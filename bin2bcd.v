==> flow/design.v <==
module bin2bcd(clk, rst_n, bin, bcd);
	input clk,rst_n;
	input [15:0] bin;
	output reg [19:0] bcd;
	reg[15:0] regdata, regdata1;
	reg[3:0] w1,w2,w3,w4,w5;
	reg[1:0] state;
	reg[4:0] q;
	always @ (posedge clk or negedge rst_n)
		begin 
			if(!rst_n)
				begin
					state <= 0;
					bcd <= 0;
					regdata <= 0;
					regdata1 <= 0;
					w1 <= 0;
					w2 <= 0;
					w3 <= 0;
					w4 <= 0;
					w5 <= 0;
					q <= 0;
				end
			else
				case(state)
					0:
						begin
							regdata <= bin;
							regdata1 <= bin;
							state <= 1;
							w1 <= 0;
							w2 <= 0;
							w3 <= 0;
							w4 <= 0;
							w5 <= 0;
							q <= 0;
						end
					1:
						begin
							q <= q + 1;
							regdata <= (regdata << 1);
							w1 <= {w1[2:0],regdata[15]};
							w2 <= {w2[2:0],w1[3]};
							w3 <= {w3[2:0],w2[3]};
							w4 <= {w4[2:0],w3[3]};
							w5 <= {w5[2:0],w4[3]};
							if(q == 15)
								begin
									state <= 3;
								end
								else
									state <= 2;
						end
					2:
						begin
							state <= 1;
							if(w1 >= 5)
								w1 <= w1 + 3;
							else
								w1 <= w1;
							if(w2 >= 5)
								w2 <= w2 + 3;
							else
								w2 <= w2;
							if(w3 >= 5)
								w3 <= w3 + 3;
							else
								w3 <= w3;
							if(w4 >= 5)
								w4 <= w4 + 3;
							else
								w4 <= w4;
							if(w5 >= 5)
								w5 <= w5 + 3;
							else
								w5 <= w5;	
						end
					3:
						begin
							bcd <= {w5,w4,w3,w2,w1};
							if(regdata != bin)
								state <= 0;
							else
								state <= 3;
						end
					endcase
				end
	endmodule
* From RTL to reports: bin2bcd
Tool output for the design above, in the order of the flow.
Lines are those of the file above, counted from 1.
Not given: n/a
- Design top :: bin2bcd
- Clock port :: clk
- Library :: sky130hd
- Library corner :: tt_025C_1v80

* Word-level counts
Yosys after proc, flatten, opt, wreduce and memory -nomap, before mapping. Memory bits, and registers merged into a memory's read port (data or address), are not among the register bits. Print and check cells are not counted. Equal cells are merged and count once.
- Add/subtract/negate cells :: 6
- Muxes and demuxes :: 15
- Equal/unequal tests :: 10
- Order comparisons :: 5
- Reduce/logical cells :: 9
** Operators by type and width (number)
- case mux 4 bit (select 3 bit) :: 5
- case mux 16 bit (select 2 bit) :: 1
- adder 4 x 2 -> 4 bit with constant B :: 5
- >= comparator 4 x 3 -> 1 bit with constant B :: 5
- 2-to-1 mux 4 bit :: 5
- != test 16 bit :: 1
- != test 2 bit with constant B :: 5
- AND reduction 2 bit :: 5
- case mux 5 bit (select 2 bit) :: 1
- case mux 2 bit (select 3 bit) :: 1
- adder 5 x 1 -> 5 bit with constant B :: 1
- equality test 5 x 4 -> 1 bit with constant B :: 1
- equality test 2 bit with constant B :: 2
- nonzero test 3 bit :: 1
- equality test 2 x 1 -> 1 bit with constant B :: 1
- zero test 2 bit :: 1
- nonzero test 2 bit :: 1
- OR reduction 2 bit :: 1
- 2-to-1 mux 2 bit :: 1
- 2-to-1 mux 1 bit :: 1
- Output and inout port bits :: 20
- Input bits :: 18
- Register bits after elaboration :: 63

* Longest topological paths
Longest topological path by Yosys (ltp), each cell counted once; first at word level (registers and memories cut), then after technology mapping (sequential cells cut; the memories' decode and read muxes count).
- Word-level depth :: 3
- ABC_AREA :: 0
- Mapped depth :: 6

* Netlist
Yosys stat after the flow's synthesis: flattened, memories mapped to cells. It holds for the ABC_AREA given above (unset counts as 0); a run with the other value may have another netlist.
** Cell types
- sky130_fd_sc_hd__dfrtp_1 :: number 64, total area 1.6E+03 sq um
- sky130_fd_sc_hd__mux2_2 :: number 20, total area 225.216 sq um
- sky130_fd_sc_hd__mux2i_1 :: number 21, total area 210.202 sq um
- sky130_fd_sc_hd__xor2_1 :: number 19, total area 166.41 sq um
- sky130_fd_sc_hd__o21ai_0 :: number 33, total area 165.158 sq um
- sky130_fd_sc_hd__ha_1 :: number 12, total area 150.144 sq um
- sky130_fd_sc_hd__nand2_1 :: number 28, total area 105.101 sq um
- sky130_fd_sc_hd__inv_1 :: number 18, total area 67.565 sq um
- sky130_fd_sc_hd__mux2_1 :: number 5, total area 56.304 sq um
- sky130_fd_sc_hd__nor2_1 :: number 11, total area 41.29 sq um
- sky130_fd_sc_hd__a22oi_1 :: number 5, total area 37.536 sq um
- sky130_fd_sc_hd__o22ai_1 :: number 6, total area 37.536 sq um
- sky130_fd_sc_hd__nor4_1 :: number 5, total area 31.28 sq um
- sky130_fd_sc_hd__a32oi_1 :: number 3, total area 26.275 sq um
- sky130_fd_sc_hd__clkbuf_1 :: number 7, total area 26.275 sq um
- sky130_fd_sc_hd__dfstp_2 :: number 1, total area 26.275 sq um
- sky130_fd_sc_hd__a21oi_1 :: number 5, total area 25.024 sq um
- sky130_fd_sc_hd__a21o_1 :: number 3, total area 22.522 sq um
Other cell types: 25; their cells: 42.
- Cells in the netlist :: 308
- Synthesis area :: 3303.2 sq um
- Sequential area :: 1627.8 sq um
- Mapped flip-flops :: 65
- Buffer cells :: 14

* Path before layout
Path of least setup slack by OpenSTA after synthesis, without wires, with an ideal clock, recovery checks aside; 20% of the period is set as input and as output delay. Where synthesis merged equal registers, the netlist keeps one of their names.
- Path kind :: register -> register
- From :: register state
- To :: register w4[1]
- Launch time at the first pin :: 0.000 ns
- Data arrival time :: 1.477 ns
- Stages on the path :: 6
- Setup slack :: 0.455 ns
- Clock period :: 2.06 ns
- Path delay :: 1.605 ns
- Data required time :: 1.932 ns
- Synthesis period reached :: 1.605 ns
"path delay" = arrival - input delay + setup time.
"stages on the path": output pins that drive a net of the path, with the launching flip-flop's if there is one; two outputs of one cell count as two.
"synthesis period reached" = period - worst setup slack (recovery checks aside). The figure is calculated, with input and output delays left at 20% of the set period.
Where an end lacks its bit number, it is one bit of the signal, or one of the new flip-flops if synthesis recoded a state register.
A register here has more assigning lines than the two given.
- Cell sequence :: sky130_fd_sc_hd__dfstp_2 > sky130_fd_sc_hd__buf_2 > sky130_fd_sc_hd__nor3_1 > sky130_fd_sc_hd__buf_4 > sky130_fd_sc_hd__nor2_1 > sky130_fd_sc_hd__mux2_1
** Ends and longest elaborated chain, after synthesis
- start, declared :: RTL line 7 : reg[1:0] state;
- start, assigned :: RTL line 13 : state <= 0;
- start, assigned :: RTL line 30 : state <= 1;
- end, assigned :: RTL line 45 : w4 <= {w4[2:0],w3[3]};
- end, assigned :: RTL line 70 : w4 <= w4 + 3;
- end, declared :: RTL line 6 : reg[3:0] w1,w2,w3,w4,w5;
Chain of elaborated cells between the ends: none given.

* Path in the finished layout
From the final timing report of run A: the path of least setup slack in the routed layout; clock arrival at registers is part of the times.
- Path kind :: register -> register
- From :: register w2[1]
- To :: register w2[1]
- Clock period :: 1.23 ns
- Data required time :: 1.45 ns
- Setup slack :: -0.25 ns
- Launch time at the first pin :: 0.34 ns
- Data arrival time :: 1.71 ns
- Stages on the path :: 6
The rows between start and end are the longest chain of elaborated cells between them; the timing report does not say that the signal goes this way. Where chains are equally long, one stands for them.
Each line given opens the expression or statement behind the cell; cells for indexed reads and writes are added by Yosys, which also makes memories of some case tables.
A register here has more assigning lines than the two given.
- Cell sequence :: sky130_fd_sc_hd__dfrtp_1 > sky130_fd_sc_hd__inv_1 > sky130_fd_sc_hd__ha_1 > sky130_fd_sc_hd__o21ai_4 > sky130_fd_sc_hd__a21oi_4 > sky130_fd_sc_hd__mux2_4
- Length of the longest elaborated chain :: 3
- Elaborated cells on any way between the ends :: 6
- Source lines of those cells :: 3
- Classes of those cells :: 1 x add/sub; 1 x compare; 1 x eq/ne; 2 x mux; 1 x reduce/logical
** Ends and longest elaborated chain, after layout
- start, declared :: RTL line 6 : reg[3:0] w1,w2,w3,w4,w5;
- start, assigned :: RTL line 43 : w2 <= {w2[2:0],w1[3]};
- start, assigned :: RTL line 62 : w2 <= w2 + 3;
- adder 4 x 2 -> 4 bit :: RTL line 62
- 2-to-1 mux 4 bit :: RTL line 61 : if(w2 >= 5)
- case mux 4 bit (select 3 bit) :: RTL line 25 : case(state)
- end, assigned :: RTL line 43
- end, assigned :: RTL line 62
- end, declared :: RTL line 6

# Flow runs of bin2bcd

Stored flow runs of bin2bcd (2 of them; Yosys, OpenROAD, sky130hd). They differ in their settings and are not a sequence. Constraints: input delay and output delay 20% of the set period each, output load 0.01 pF.
"worst path time" = time allowed to the worst setup path (clock period - input delay - output delay, where it has them) - its slack; a late launch clock adds to it, a late capture clock takes from it.
"overall power": no workload was simulated; the value follows from the tool's default switching activity.

* Run A
** Files
==> flow/run.sh <==
#!/bin/bash
# the make line also repeats the synthesis and layout settings of config.mk as NAME=value (left out here)
make -C /OpenROAD-flow-scripts/flow DESIGN_CONFIG=/design/flow/config.mk WORK_HOME=/design/flow/orfs CLKGATE_MAP_FILE= finish
==> flow/config.mk <==
export PLATFORM = sky130hd
export DESIGN_NAME = bin2bcd
export DESIGN_NICKNAME = bin2bcd
export VERILOG_FILES = /design/flow/design.v
export SDC_FILE = /design/flow/constraint.sdc
export NUM_CORES = 4
export LEC_CHECK = 0
export CAP_MARGIN = 20
export CELL_PAD_IN_SITES_DETAIL_PLACEMENT = 0
export CORE_MARGIN = 2
export CORE_UTILIZATION = 24
export HOLD_SLACK_MARGIN = -0.01
export MAX_ROUTING_LAYER = met5
export PLACE_DENSITY = 0.9
export SETUP_SLACK_MARGIN = 0.19
export SLEW_MARGIN = 20
==> flow/constraint.sdc <==
create_clock -name core_clock -period 1.23 [get_ports {clk}]
set_input_delay 0.2460 -clock core_clock [delete_from_list [all_inputs] [get_ports {clk}]]
set_output_delay 0.2460 -clock core_clock [all_outputs]
set_load 0.01 [all_outputs]
** Results
- Worst path time :: 1.48 ns
- Worst setup path kind :: register -> register
- Overall power :: 15,173 uW
- Post-layout utilization :: 0.425
- Worst setup slack after layout :: -0.254 ns
- Total negative setup slack :: -3.314 ns
- Standard-cell area of the final layout :: 5,672.9 sq um
- Total die area :: 14,717.3 sq um
- Yosys chip area after synthesis :: 3,303.2 sq um

* Run B
** Files
==> flow/run.sh <==
#!/bin/bash
# the make line also repeats the synthesis and layout settings of config.mk as NAME=value (left out here)
make -C /OpenROAD-flow-scripts/flow DESIGN_CONFIG=/design/flow/config.mk WORK_HOME=/design/flow/orfs CLKGATE_MAP_FILE= finish
==> flow/config.mk <==
export PLATFORM = sky130hd
export DESIGN_NAME = bin2bcd
export DESIGN_NICKNAME = bin2bcd
export VERILOG_FILES = /design/flow/design.v
export SDC_FILE = /design/flow/constraint.sdc
export NUM_CORES = 4
export LEC_CHECK = 0
export ABC_AREA = 0
export CAP_MARGIN = 20
export CELL_PAD_IN_SITES_DETAIL_PLACEMENT = 0
export CORE_MARGIN = 2
export CORE_UTILIZATION = 54
export CTS_CLUSTER_SIZE = 95
export GPL_TIMING_DRIVEN = 0
export HOLD_SLACK_MARGIN = 0.06
export SLEW_MARGIN = 20
export TNS_END_PERCENT = 15
==> flow/constraint.sdc <==
create_clock -name core_clock -period 2.33 [get_ports {clk}]
set_input_delay 0.4660 -clock core_clock [delete_from_list [all_inputs] [get_ports {clk}]]
set_output_delay 0.4660 -clock core_clock [all_outputs]
set_load 0.01 [all_outputs]
** Results
- Worst path time :: 1.81 ns
- Worst setup path kind :: register -> register
- Overall power :: 4,987 uW
- Post-layout utilization :: 0.67
- Worst setup slack after layout :: 0.523 ns
- Total negative setup slack :: 0.000 ns
- Standard-cell area of the final layout :: 3,967.6 sq um
- Total die area :: 6,758.5 sq um
- Yosys chip area after synthesis :: 3,303.2 sq um
