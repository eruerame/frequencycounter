==> flow/design.v <==
`timescale 1ns / 1ps
module FreqCounter(
	 input clk,
	 input signal,
	 output [15:0] freq
    );
parameter countTo = 55000000;  
reg [15:0] freq_count;
reg [15:0] freq_out;
reg [15:0] freqHold0;
reg [15:0] freqHold1;
reg [15:0] freqHold2;
reg [15:0] freqHold3;
reg [15:0] freqHold4;
reg [15:0] freqHold5;
reg [15:0] freqHold6;
reg [15:0] freqHold7;
reg [15:0] freqHold8;
reg [15:0] freqHold9;
reg [15:0] freqHold10;
reg [15:0] freqHold11;
reg [15:0] freqHold12;
reg [15:0] freqHold13;
reg [15:0] freqHold14;
reg [15:0] freqHold15;
reg [25:0] count;
reg old_sig;
reg [4:0] debounce_sig;
reg [2:0] avClk;
reg [18:0] freqTemp;
initial begin
	count = 26'b0;
	old_sig = 1'b0;
	freq_out = 16'b0;
	freq_count = 16'b0;
	avClk = 3'b0;
	freqTemp = 19'b0;
	freqHold0 = 16'b0;
	freqHold1 = 16'b0;
	freqHold2 = 16'b0;
	freqHold3 = 16'b0;
	freqHold4 = 16'b0;
	freqHold5 = 16'b0;
	freqHold6 = 16'b0;
	freqHold7 = 16'b0;
	freqHold8 = 16'b0;
	freqHold9 = 16'b0;
	freqHold10 = 16'b0;
	freqHold11 = 16'b0;
	freqHold12 = 16'b0;
	freqHold13 = 16'b0;
	freqHold14 = 16'b0;
	freqHold15 = 16'b0;
end
always @(posedge clk) begin
	count = count + 1;
	debounce_sig[0] = signal;
	debounce_sig = debounce_sig << 1;
	if ((&debounce_sig) | (~&debounce_sig))begin
		if (signal != old_sig) begin
			freq_count = freq_count +1;
		end
	end
	if (count >= (countTo >> 4)) begin
		freq_out = freq_count << 3; 
		count = 0;
		freq_count = 0;
		avClk = avClk + 1;
	end
	case (avClk)
		0 : freqHold0 = freq_out;
		1 : freqHold1 = freq_out;
		2 : freqHold2 = freq_out;
		3 : freqHold3 = freq_out;
		4 : freqHold4 = freq_out;
		5 : freqHold5 = freq_out;
		6 : freqHold6 = freq_out;
		7 : begin
				freqHold7 = freq_out;
				freqTemp = freqHold0 + freqHold1 + freqHold2 + freqHold3 +freqHold4 + freqHold5 + freqHold6 + freqHold7+freqHold8 + freqHold9 + freqHold10 + freqHold11 +freqHold12 + freqHold13 + freqHold14 + freqHold15;
			 end
		default :;
	endcase
	old_sig = signal;
	freqHold8 = freqHold0;
	freqHold9 = freqHold1;
	freqHold10 = freqHold2;
	freqHold11 = freqHold3;
	freqHold12 = freqHold4;
	freqHold13 = freqHold5;
	freqHold14 = freqHold6;
	freqHold15 = freqHold7;
end
	assign freq =  freqTemp >> 4;
endmodule
* Step by step through the tools: FreqCounter
Tool output for the design above, in the order of the flow. Line numbers count from 1 in the design file above. Operators: Yosys type, input widths -> output width; for muxes data width and select width s. Cell names lack the library's common part. A cell with n/a has no value.
Set-up: top FreqCounter, clock input clk, library sky130hd, corner tt_025C_1v80

* After elaboration
Yosys after proc, flatten, opt, wreduce and memory -nomap, before mapping. Memory bits, and registers merged into a memory's read port (data or address), are not among the register bits. Print and check cells are not counted. Equal cells are merged and count once.
Operators by class: add/subtract/negate cells 18, order comparisons 1, reduce/logical cells 9, equal/unequal tests 8, mux-type cells 12
Operators with widths (number):
- $add 19x16->19 | 12
- $mux 16 | 9
- $reduce_or 7->1 | 8
- $add 26x1->26 const B | 1
- $ge 26x22->1 const B | 1
- $add 18x16->19 | 1
- $mux 19 | 1
- $add 17x16->18 | 1
- $add 16x16->17 | 1
- $add 16x1->16 const B | 1
- $mux 13 | 1
- $eq 3x3->1 const B | 4
- $eq 3x2->1 const B | 2
- $add 3x1->3 const B | 1
- $eq 3x1->1 const B | 1
- $logic_not 3->1 | 1
- $mux 3 | 1
- $ne 1x1->1 | 1
Bit counts: elaborated cells 63, flip-flop bits (word level) 209

* Longest topological paths
Depth = most cells in a row (Yosys ltp): at word level without a register or memory, in the mapped netlist without a sequential cell, where the memories' decode and read muxes count.
Logic depth: word-level depth 16, ABC_AREA 0, mapped depth 26, depth with buffers taken out 23

* Netlist
The flow's flattened synthesis, as Yosys stat reports it; memories are mapped. The netlist is that of the ABC_AREA named above (0 if unset); the other value can give another one.
Cells by type (number):
- edfxtp_1 | 143
- fa_1 | 110
- dfxtp_1 | 59
- inv_1 | 124
- xnor2_1 | 34
- ha_1 | 18
- nor2_1 | 43
- xor2_1 | 17
- mux2_2 | 10
- and2_1 | 17
- mux2i_1 | 10
- nand3_1 | 19
- nand2_1 | 21
- mux2_4 | 5
- nand4_1 | 12
- buf_6 | 5
- a21oi_1 | 10
- nor3_1 | 9
Other cell types: 46; their cells: 91.
Synthesis totals: mapped cells 757, sequential part of the area 5475.3 um2, synthesis area 10462.5 um2, flip-flops 202, buffers 21

* Timing after synthesis
Path of least setup slack by OpenSTA after synthesis, without wires, with an ideal clock, recovery checks aside; 20% of the period is set as input and as output delay. Where synthesis merged equal registers, the netlist keeps one of their names.
Timing path after synthesis: kind register to register, start point reg count[0], end point reg freqTemp[15], delay of the path 6479 ps, clock period 6500 ps, driving pins on the path 25, required time 6234 ps, launch time at the first pin 0 ps, data arrival time 6213 ps, setup slack 21 ps, synthesis period reached 6479 ps
"delay of the path" = arrival - input delay + setup time. "driving pins on the path" counts driving pins, that of a launching flip-flop among them; a cell with two outputs on the path counts twice. "synthesis period reached" is the clock period less the worst setup slack; recovery checks do not enter. This is arithmetic on one report: input and output delays are still those of the set period (20% each). Between the ends stands the longest chain of elaborated cells between them, by number of cells; it is not shown to be the way that was timed. Of several equally long chains one is given. Each line given opens the expression or statement behind the cell; cells for indexed reads and writes are added by Yosys, which also makes memories of some case tables. Ways into the end's enable are left out, as the timed path ends at the data pin.
Between the ends, after synthesis: cell sequence dfxtp_1 ha_1 and3_1 buf_2 nand4b_1 xnor2_1 nor4b_2 a2bb2o_4 buf_6 buf_6 mux2_4 fa_1 inv_1 fa_1 fa_1 fa_1 inv_1 ha_1 nor2b_1 o21a_1 o21ai_0 a21boi_0 a41o_1 o41ai_1 xnor2_1, cells in the longest elaborated chain 13
Ends and longest elaborated chain, after synthesis:
- from (decl) | line 26 | reg [25:0] count;
- from (assign) | line 56 | count = count + 1;
- from (assign) | line 66 | count = 0;
- $add 26x1->26 | line 56
- $ge 26x22->1 | line 64 | if (count >= (countTo >> 4)) begin
- $mux 16 | line 64
- $add 19x16->19 x9 | line 80 | freqTemp = freqHold0 + freqHold1 + freqHold2 + freqHold3 +freqHold4 + freqHold5 + freqHold6 + freqHold7+freqHo ...
- $mux 19 | line 70 | case (avClk)
- to (assign) | line 80
- to (decl) | line 30 | reg [18:0] freqTemp;

* Worst path after layout
Path of least setup slack in the final report of stored run 1 (OpenROAD, finished layout, wires in). Where an end is a register, its clock arrival counts in the times. The path's times are printed in steps of 10 ps; the period is the one set.
Timing path after layout: kind input to register, start point in signal, end point reg freqTemp[18], required time 12390 ps, driving pins on the path 18, launch time at the first pin 2420 ps, setup slack 3730 ps, data arrival time 8660 ps, clock period 12100 ps
Between the ends stands the longest chain of elaborated cells between them, by number of cells; it is not shown to be the way that was timed. Of several equally long chains one is given.
Between the ends, after layout: cell sequence clkdlybuf4s50_1 xor2_1 nand4_1 xnor2_1 mux2_2 fa_1 inv_1 fa_1 fa_1 fa_1 inv_1 ha_1 a2111o_1 o21ai_0 o21a_1 a21oi_1 a311oi_1 xnor2_1, cells in the longest elaborated chain 13
Ends and longest elaborated chain, after layout:
- from (decl) | line 4 | input signal,
- $ne 1x1->1 | line 60 | if (signal != old_sig) begin
- $mux 13 | line 60
- $mux 16 | line 64 | if (count >= (countTo >> 4)) begin
- $add 19x16->19 x9 | line 80 | freqTemp = freqHold0 + freqHold1 + freqHold2 + freqHold3 +freqHold4 + freqHold5 + freqHold6 + freqHold7+freqHo ...
- $mux 19 | line 70 | case (avClk)
- to (assign) | line 80
- to (decl) | line 30 | reg [18:0] freqTemp;

Appendix: measured runs

FreqCounter through Yosys and OpenROAD on sky130hd: 2 stored runs, unordered, with their settings and measured results. The constraints put input and output delay at 20% of the set period each and load the outputs with 0.01 pF.
"reached clock period" means the clock period less the worst setup slack. The figure is calculated, with input and output delays left at 20% of the set period.
"time of the worst setup path": the worst setup path's part of the clock period (all of it between registers, 20% less for each end at a port) less its slack. A launch clock that arrives late makes it longer, a capture clock that arrives late makes it shorter.
"time of the worst setup path" is given in steps of 10 ps.

* Stored run 1 | settings: period_ns 12.1; CORE_UTILIZATION 20; PLACE_DENSITY_LB_ADDON 0.04; CORE_ASPECT_RATIO 1.28; ABC_AREA 0; SLEW_MARGIN 20; MIN_ROUTING_LAYER met2; CAP_MARGIN 20; CORE_MARGIN 2 | results: time of the worst setup path 5950 ps; worst path kind input to register; post-route worst hold slack 518 ps; worst slack on setup checks 3727 ps; Yosys chip area after synthesis 10462.5 um2; total negative setup slack 0 ps; total die area 54171.6 um2; standard-cell area after routing 12396.9 um2; utilization 24.1%; reached clock period 8373 ps
* Stored run 2 | settings: period_ns 9.59; CORE_UTILIZATION 47; SETUP_SLACK_MARGIN -0.49; PLACE_DENSITY_LB_ADDON 0.15; CORE_ASPECT_RATIO 0.57; CELL_PAD_IN_SITES_GLOBAL_PLACEMENT 0; ABC_AREA 0; CTS_CLUSTER_DIAMETER 263; CAP_MARGIN 20; CORE_MARGIN 2; SLEW_MARGIN 20 | results: post-route worst hold slack 553 ps; total die area 23518.0 um2; total negative setup slack 0 ps; Yosys chip area after synthesis 10462.5 um2; time of the worst setup path 8030 ps; worst path kind register to register; standard-cell area after routing 11727.5 um2; utilization 53.4%; reached clock period 8031 ps; worst slack on setup checks 1559 ps
